==> flow/design.v <==
module top
#( parameter param33 = (~&(({((8'h9d) ? (8'hae) : (8'h9d))} >> {((8'hb9) ? (8'hab) : (7'h43))}) != (8'hbd)))
, parameter param34 = (|param33) )
(y, clk, wire4, wire3, wire2, wire1, wire0);
  output wire [(32'h15d):(32'h0)] y;
  input wire [(1'h0):(1'h0)] clk;
  input wire [(3'h5):(1'h0)] wire4;
  input wire signed [(4'hd):(1'h0)] wire3;
  input wire [(2'h2):(1'h0)] wire2;
  input wire [(4'h8):(1'h0)] wire1;
  input wire [(5'h10):(1'h0)] wire0;
  wire [(4'hb):(1'h0)] wire32;
  wire signed [(4'he):(1'h0)] wire31;
  wire [(2'h3):(1'h0)] wire30;
  wire [(2'h3):(1'h0)] wire29;
  wire signed [(4'hb):(1'h0)] wire28;
  wire signed [(5'h13):(1'h0)] wire27;
  wire signed [(4'h9):(1'h0)] wire26;
  wire signed [(2'h3):(1'h0)] wire25;
  wire [(4'hd):(1'h0)] wire24;
  wire signed [(4'hb):(1'h0)] wire23;
  reg signed [(4'ha):(1'h0)] reg22 = (1'h0);
  wire signed [(5'h13):(1'h0)] wire21;
  wire [(3'h7):(1'h0)] wire20;
  reg [(5'h14):(1'h0)] reg19 = (1'h0);
  reg signed [(5'h12):(1'h0)] reg18 = (1'h0);
  reg signed [(4'hf):(1'h0)] reg17 = (1'h0);
  reg signed [(5'h13):(1'h0)] reg16 = (1'h0);
  reg [(5'h12):(1'h0)] reg15 = (1'h0);
  reg [(3'h7):(1'h0)] reg14 = (1'h0);
  reg signed [(2'h3):(1'h0)] reg13 = (1'h0);
  reg [(4'hb):(1'h0)] reg12 = (1'h0);
  reg signed [(4'hc):(1'h0)] reg11 = (1'h0);
  reg [(3'h7):(1'h0)] reg10 = (1'h0);
  reg [(5'h15):(1'h0)] reg9 = (1'h0);
  reg signed [(5'h12):(1'h0)] reg8 = (1'h0);
  reg [(4'hc):(1'h0)] reg7 = (1'h0);
  reg [(4'he):(1'h0)] reg6 = (1'h0);
  reg signed [(5'h14):(1'h0)] reg5 = (1'h0);
  assign y = {wire32,
                 wire31,
                 wire30,
                 wire29,
                 wire28,
                 wire27,
                 wire26,
                 wire25,
                 wire24,
                 wire23,
                 reg22,
                 wire21,
                 wire20,
                 reg19,
                 reg18,
                 reg17,
                 reg16,
                 reg15,
                 reg14,
                 reg13,
                 reg12,
                 reg11,
                 reg10,
                 reg9,
                 reg8,
                 reg7,
                 reg6,
                 reg5,
                 (1'h0)};
  always
    @(posedge clk) begin
      reg5 <= wire2[(2'h2):(1'h1)];
      reg6 <= $unsigned({$signed((&$signed(wire2))), wire0});
      reg7 <= {wire1, wire4[(2'h3):(2'h2)]};
      reg8 <= $unsigned(wire0[(3'h5):(2'h2)]);
      if (((|reg5) ?
          ((^~$unsigned((+(8'ha4)))) ?
              wire0 : $signed(reg8[(4'h9):(2'h3)])) : $unsigned($signed($signed($unsigned(reg7))))))
        begin
          reg9 <= wire1;
          if ($signed((8'haf)))
            begin
              reg10 <= reg6[(4'ha):(3'h6)];
              reg11 <= reg8;
              reg12 <= $unsigned((~|(wire2[(1'h0):(1'h0)] ?
                  (&wire4) : ($signed(wire4) - ((8'hba) ? wire4 : wire1)))));
              reg13 <= $signed((reg5 ?
                  (^$signed({reg10})) : $signed(($unsigned((8'hbe)) << $unsigned(reg12)))));
              reg14 <= ({$signed(($signed((8'ha6)) ?
                          reg11[(2'h3):(1'h1)] : $signed(wire0))),
                      (wire4 > $signed($signed((8'hbd))))} ?
                  ($signed($unsigned(reg7[(3'h6):(2'h2)])) ?
                      $signed({{reg5},
                          reg11[(3'h4):(1'h0)]}) : $signed(($signed((8'ha0)) - reg7))) : $unsigned((~|reg7)));
            end
          else
            begin
              reg10 <= ((^~$unsigned({{(8'hab), reg12},
                      (wire3 ? reg6 : reg7)})) ?
                  (~&({$signed(reg14), (reg6 ? reg5 : reg11)} ?
                      {reg10, (^~(7'h40))} : (wire2[(2'h2):(1'h1)] ?
                          $signed(reg13) : (8'hbd)))) : $signed($unsigned((reg10[(2'h2):(1'h1)] ?
                      reg14[(2'h2):(1'h0)] : {wire1, wire0}))));
              reg11 <= ((((~&{reg7, wire1}) && (+(reg10 <= reg14))) << ((reg9 ?
                      wire1 : ((8'haf) ? reg13 : wire0)) ?
                  $signed((wire0 || wire0)) : (^~$unsigned(wire2)))) | wire1);
            end
          reg15 <= reg12;
        end
      else
        begin
          reg9 <= ($signed((!(~(+reg9)))) >> reg6);
          if ($unsigned(((+$unsigned(((8'hb7) ^ reg10))) ? wire4 : (~reg5))))
            begin
              reg10 <= reg8;
              reg11 <= $unsigned((~^wire4));
            end
          else
            begin
              reg10 <= {$signed(wire4)};
              reg11 <= reg6[(4'h8):(3'h7)];
              reg12 <= $unsigned($signed({$unsigned((~&reg7))}));
              reg13 <= (reg6[(3'h4):(1'h1)] ?
                  (-((wire1[(3'h4):(3'h4)] ?
                      $unsigned(reg14) : (reg7 ?
                          reg6 : reg12)) - reg9[(5'h11):(2'h2)])) : reg13);
            end
          reg14 <= wire2[(1'h1):(1'h1)];
          if ($unsigned(({$unsigned($signed(wire2)),
                  ((~|reg12) ? wire1 : $signed(reg6))} ?
              (~&reg5) : (($unsigned(reg9) <<< (reg9 ? (8'h9d) : reg7)) ?
                  reg6 : (reg13 >> $unsigned(reg11))))))
            begin
              reg15 <= reg11;
              reg16 <= $signed((!(reg10 ^ ((+reg13) < $signed(wire4)))));
              reg17 <= (~^{$signed(reg9[(5'h13):(4'hf)])});
              reg18 <= $unsigned(reg10);
            end
          else
            begin
              reg15 <= $unsigned((reg10[(2'h3):(1'h1)] ?
                  ($unsigned((reg10 && wire4)) ?
                      ((+(8'ha8)) ?
                          wire2[(2'h2):(1'h1)] : wire0[(4'h8):(3'h5)]) : (-$unsigned(reg12))) : (wire3 ?
                      $unsigned({reg9, reg8}) : $unsigned((~(8'hbe))))));
              reg16 <= reg8;
              reg17 <= wire2[(2'h2):(1'h1)];
            end
          reg19 <= $unsigned($unsigned({wire0, wire1[(3'h6):(3'h4)]}));
        end
    end
  assign wire20 = reg9;
  assign wire21 = ($signed(((-(8'hb5)) ?
                      (-(wire0 <= reg18)) : (|{wire4,
                          reg18}))) <<< ($unsigned((wire1 ?
                      (wire0 + reg7) : reg7[(4'ha):(4'h9)])) <= (+$signed(wire1))));
  always
    @(posedge clk) begin
      reg22 <= ((wire0[(3'h6):(3'h5)] & {$unsigned(reg17)}) == {$signed((^(~^(8'ha1))))});
    end
  assign wire23 = (reg18 - {reg15});
  assign wire24 = {$signed((~$unsigned($signed(wire1))))};
  assign wire25 = $unsigned(((({(8'ha0),
                          reg16} && $unsigned((7'h43))) | ($unsigned(reg13) ?
                          {reg8, wire21} : (wire0 < reg12))) ?
                      $signed(((reg12 == (7'h43)) ?
                          $unsigned(reg18) : $signed(reg12))) : reg14[(3'h5):(3'h4)]));
  assign wire26 = $signed((^wire25));
  assign wire27 = ((({(reg11 << wire2), wire2[(2'h2):(1'h1)]} ^~ wire3) ?
                          ($signed($signed(reg5)) * $unsigned(wire2[(1'h0):(1'h0)])) : (~|wire23)) ?
                      (~reg9[(5'h15):(5'h14)]) : (((wire26 >>> $unsigned(wire2)) <<< $unsigned((reg19 ?
                              reg10 : reg16))) ?
                          (((wire0 ? reg19 : reg9) >= $unsigned(reg17)) ?
                              ((-(8'ha8)) != $unsigned(wire24)) : wire1[(4'h8):(4'h8)]) : reg6));
  assign wire28 = {(+reg10[(3'h5):(1'h0)]), (~reg7[(4'hc):(4'ha)])};
  assign wire29 = wire27;
  assign wire30 = reg12[(1'h1):(1'h0)];
  assign wire31 = $unsigned(((^~reg7) ?
                      (({reg7} | $unsigned(reg14)) > $unsigned({reg10})) : (($unsigned(wire23) ?
                          $signed((8'hb9)) : (^~(8'hb2))) <= wire26)));
  assign wire32 = ($signed(($signed((reg14 ? reg19 : reg10)) ~^ reg13)) ?
                      ($unsigned((((8'hab) ~^ wire3) ?
                              $unsigned(reg16) : $signed(reg7))) ?
                          $signed($signed((^~wire21))) : $signed((|(reg12 ?
                              wire1 : reg14)))) : reg18[(4'h9):(4'h8)]);
endmodule
# --- From RTL to reports: top ---
# Tool output for the design above, in the order of the flow.
# Lines are those of the file above, counted from 1.
# Library cell names are shortened.
design:
  design: "top"
  clk_port: "clk"
  library: "sky130hd"
  pvt_corner: "tt_025C_1v80"

# --- After elaboration ---
# Counts by Yosys on the flattened word-level netlist (proc, flatten, opt, wreduce; memories kept). Register bits leave out memories and registers merged into their read ports (data or address). Print and check cells are left out.
word_totals:
  ff_bits: 139
  output_inout_bits: 350
  in_bits: 50
op_classes:
  compare: 6
  logic: 11
  n_reduce_logical: 43
  n_eq: 1
  shifts: 8
  n_mux: 39
  mul: 1
  n_addsub: 7
op_table:
  columns: ["operator", "n"]
  rows:
  - ["nonzero test 21 bit", 4]
  - ["2-to-1 mux 15 bit", 4]
  - ["2-to-1 mux 19 bit", 3]
  - ["nonzero test 22 bit", 2]
  - ["2-to-1 mux 20 bit", 2]
  - ["nonzero test 39 bit", 1]
  - ["nonzero test 18 bit", 2]
  - ["nonzero test 17 bit", 2]
  - ["2-to-1 mux 4 bit", 8]
  - ["nonzero test 15 bit", 2]
  - ["logical AND 28 x 7 -> 1 bit (second input constant)", 1]
  - ["bitwise OR 1 x 24 -> 24 bit", 1]
  - ["2-to-1 mux 24 bit", 1]
  - [">> shifter 1 x 15 -> 22 bit", 1]
  - ["<<< shifter 22 x 11 -> 22 bit", 1]
  - ["greater-or-equal comparator 22 x 2 -> 1 bit", 1]
  - ["NOT 22 bit", 1]
  - ["zero test 22 bit", 1]
  - ["2-to-1 mux 22 bit", 1]
  - ["2-to-1 mux 11 bit", 2]
  - ["NOT 2 -> 21 bit", 1]
  - ["2-to-1 mux 21 bit", 1]
  - ["<<< shifter 1 x 1 -> 20 bit", 1]
  - ["<<< shifter 10 x 20 -> 10 bit", 1]
  - ["NOT 2 -> 20 bit", 1]
  - ["negator 1 -> 19 bit", 1]
  - ["2-to-1 mux 9 bit", 2]
  - ["less-than comparator 17 x 1 -> 1 bit", 1]
# Not listed: further kinds 53, cells in them 66.

# --- Logic depth ---
# Depth = most cells in a row (Yosys ltp): at word level without a register or memory, in the mapped netlist without a sequential cell, where the memories' decode and read muxes count.
depth:
  word_depth: 14
  abc_area: 0
  mapped_depth: 14
  mapped_depth_nobuf: 14

# --- Netlist ---
# The flow's flattened synthesis, as Yosys stat reports it; memories are mapped. The netlist is that of the ABC_AREA named above (0 if unset); the other value can give another one.
types:
  columns: ["type", "n", "area_total_um2"]
  rows:
  - ["dfxtp_1", 76, 1.52E+03]
  - ["buf_4", 197, 1.48E+03]
  - ["edfxtp_1", 38, 1.14E+03]
  - ["ha_1", 52, 650.624]
  - ["nand2_1", 71, 266.506]
  - ["inv_1", 53, 198.941]
  - ["nor2_1", 53, 198.941]
  - ["o21ai_0", 37, 185.178]
  - ["xnor2_1", 16, 140.134]
  - ["nor4_1", 20, 125.12]
  - ["mux2i_1", 11, 110.106]
  - ["a21oi_1", 21, 105.101]
  - ["nand4_1", 15, 93.84]
  - ["nor3_1", 17, 85.082]
  - ["nand2b_1", 10, 62.56]
  - ["fa_1", 3, 60.058]
  - ["nand3_1", 12, 60.058]
  - ["a21o_1", 7, 52.55]
# Other cell types: 41; their cells: 126.
mapped:
  flip_flops: 114
  cell_count: 835
  buf_cells: 218
  seq_area_um2: 2662.6
  mapped_area_um2: 7479.7

# --- Path before layout ---
# OpenSTA on the mapped netlist: ideal clock, no wires. The path of least setup slack (recovery checks aside). Input and output delay are each 20% of the period. Register names are those of the netlist, which keeps one name where synthesis merged equal registers.
synth_timing:
  path_type: "input to output"
  from: "in wire0[0]"
  to: "out y[239]"
  t_arrival_ps: 3298
  clock_period_ps: 5440
  path_buffers: 0
  setup_slack_ps: 1054
  t_required_ps: 4352
  input_delay_ps: 1088
  output_delay_ps: 1088
  path_delay_ps: 2210
  path_stages: 13
  synth_period_reached_ps: 4386
# "path_delay_ps" = arrival - input delay + setup time.
# At an output port there is no setup time.
# "path_stages": output pins that drive a net of the path, with the launching flip-flop's if there is one; two outputs of one cell count as two.
# "synth_period_reached_ps" = period - worst setup slack (recovery checks aside). The figure is calculated, with input and output delays left at 20% of the set period.
# Between the ends stands the longest chain of elaborated cells between them, by number of cells; it is not shown to be the way that was timed. Of several equally long chains one is given.
# Each line given opens the expression or statement behind the cell; cells for indexed reads and writes are added by Yosys, which also makes memories of some case tables.
synth_between:
  cell_sequence: "ha_1 > fa_1 > a211oi_1 > nor2_1 > o21a_1 > nor2_1 > xor2_1 > nor2_1 > ha_1 > a21o_1 > o311a_1 > o21ai_0 > a21boi_1"
  elab_chain_len: 4
synth_rtl:
  columns: ["element", "line_no", "rtl"]
  rows:
  - ["start: declaration", 11, "input wire [(5'h10):(1'h0)] wire0;"]
  - ["adder 17 x 11 -> 17 bit", 155, "(wire0 + reg7) : reg7[(4'ha):(4'h9)])) <= (+$signed(wire1))));"]
  - ["2-to-1 mux 17 bit", 154, "reg18}))) <<< ($unsigned((wire1 ?"]
  - ["less-or-equal comparator 17 x 9 -> 1 bit", 154, null]
  - ["<<< shifter 1 x 1 -> 20 bit", 152, "assign wire21 = ($signed(((-(8'hb5)) ?"]
  - ["end: declaration", 5, "output wire [(32'h15d):(32'h0)] y;"]

# --- Path in the finished layout ---
# Path of least setup slack in the final report of flow run A (OpenROAD, finished layout, wires in). Where an end is a register, its clock arrival counts in the times.
# The report prints the path's times to 10 ps; the period is as set.
layout_timing:
  path_type: "input to output"
  from: "in wire0[0]"
  to: "out y[239]"
  path_buffers: 2
  output_delay_ps: 1360
  clock_period_ps: 6820
  t_required_ps: 5460
  path_stages: 16
  setup_slack_ps: 390
  t_arrival_ps: 5070
  input_delay_ps: 1360
# Between the ends stands the longest chain of elaborated cells between them, by number of cells; it is not shown to be the way that was timed. Of several equally long chains one is given.
layout_between:
  cell_sequence: "clkdlybuf4s50_1 > ha_1 > fa_1 > a211oi_1 > nor2_1 > o21a_1 > nor2_1 > xor2_1 > nor2_1 > ha_1 > o21ai_0 > nand2b_1 > o311a_1 > o21ai_0 > a21boi_1 > clkdlybuf4s50_1"
  elab_chain_len: 4
layout_rtl:
  columns: ["element", "line_no", "rtl"]
  rows:
  - ["start: declaration", 11, "input wire [(5'h10):(1'h0)] wire0;"]
  - ["adder 17 x 11 -> 17 bit", 155, "(wire0 + reg7) : reg7[(4'ha):(4'h9)])) <= (+$signed(wire1))));"]
  - ["2-to-1 mux 17 bit", 154, "reg18}))) <<< ($unsigned((wire1 ?"]
  - ["less-or-equal comparator 17 x 9 -> 1 bit", 154, null]
  - ["<<< shifter 1 x 1 -> 20 bit", 152, "assign wire21 = ($signed(((-(8'hb5)) ?"]
  - ["end: declaration", 5, "output wire [(32'h15d):(32'h0)] y;"]

Subject: top on sky130hd, stored results

Hello all,

Measured results for top: 2 stored runs of the Yosys and OpenROAD flow on sky130hd. The settings differ; the order carries no meaning. The constraints put input and output delay at 20% of the set period each and load the outputs with 0.01 pF.
"clock_period_reached_ps": clock period set for the run, less the worst setup slack. It is reckoned from that one timing run; input and output delays stay at 20% of the period that was set.
"timing.worst_path_ps" means the part of the period allowed to the worst setup path (the constraints hold back 20% at inputs and 20% at outputs) less its slack; where the path has registers, the arrival times of their clocks count too.
"totalPower_uw" is the tool's figure for a default switching activity; nothing was simulated.
"timing.worst_path_ps" is known to 10 ps.

--- flow run A ---
==> flow/run.sh <==
#!/bin/bash
# the make line also repeats the synthesis and layout settings of config.mk as NAME=value (left out here)
make -C /OpenROAD-flow-scripts/flow DESIGN_CONFIG=/design/flow/config.mk WORK_HOME=/design/flow/orfs CLKGATE_MAP_FILE= finish
==> flow/config.mk <==
export PLATFORM = sky130hd
export DESIGN_NAME = top
export DESIGN_NICKNAME = top
export VERILOG_FILES = /design/flow/design.v
export SDC_FILE = /design/flow/constraint.sdc
export NUM_CORES = 4
export LEC_CHECK = 0
export CAP_MARGIN = 20
export CORE_MARGIN = 7
export CORE_UTILIZATION = 26
export CTS_CLUSTER_SIZE = 37
export MIN_ROUTING_LAYER = met1
export SETUP_SLACK_MARGIN = -0.62
export SLEW_MARGIN = 15
==> flow/constraint.sdc <==
create_clock -name core_clock -period 6.82 [get_ports {clk}]
set_input_delay 1.3640 -clock core_clock [delete_from_list [all_inputs] [get_ports {clk}]]
set_output_delay 1.3640 -clock core_clock [all_outputs]
set_load 0.01 [all_outputs]

==> results, as YAML <==
results:
  synthesis_area_um2: 7479.7
  design_die_area_um2: 33712.6
  final_cell_area_um2: 10306.1
  post_route_util_pct: 36.8
  ws_setup_ps: 389
  final_setup_tns_ps: 0
  final_hold_ws_ps: 472
  totalPower_uw: 2256
  clock_period_reached_ps: 6431
  timing.worst_path_ps: 3700
  worstPathKind: "input to output"

--- flow run B ---
==> flow/run.sh <==
#!/bin/bash
# the make line also repeats the synthesis and layout settings of config.mk as NAME=value (left out here)
make -C /OpenROAD-flow-scripts/flow DESIGN_CONFIG=/design/flow/config.mk WORK_HOME=/design/flow/orfs CLKGATE_MAP_FILE= finish
==> flow/config.mk <==
export PLATFORM = sky130hd
export DESIGN_NAME = top
export DESIGN_NICKNAME = top
export VERILOG_FILES = /design/flow/design.v
export SDC_FILE = /design/flow/constraint.sdc
export NUM_CORES = 4
export LEC_CHECK = 0
export ABC_AREA = 1
export CAP_MARGIN = 0
export CELL_PAD_IN_SITES_GLOBAL_PLACEMENT = 2
export CORE_ASPECT_RATIO = 0.6
export CORE_MARGIN = 10
export CORE_UTILIZATION = 49
export CTS_CLUSTER_DIAMETER = 241
export CTS_CLUSTER_SIZE = 12
export MIN_ROUTING_LAYER = met1
export SETUP_SLACK_MARGIN = 1.65
export SLEW_MARGIN = 20
==> flow/constraint.sdc <==
create_clock -name core_clock -period 5.7 [get_ports {clk}]
set_input_delay 1.1400 -clock core_clock [delete_from_list [all_inputs] [get_ports {clk}]]
set_output_delay 1.1400 -clock core_clock [all_outputs]
set_load 0.01 [all_outputs]

==> results, as YAML <==
outcome: "stopped before the end: placement reported GPL-0301"

Thanks
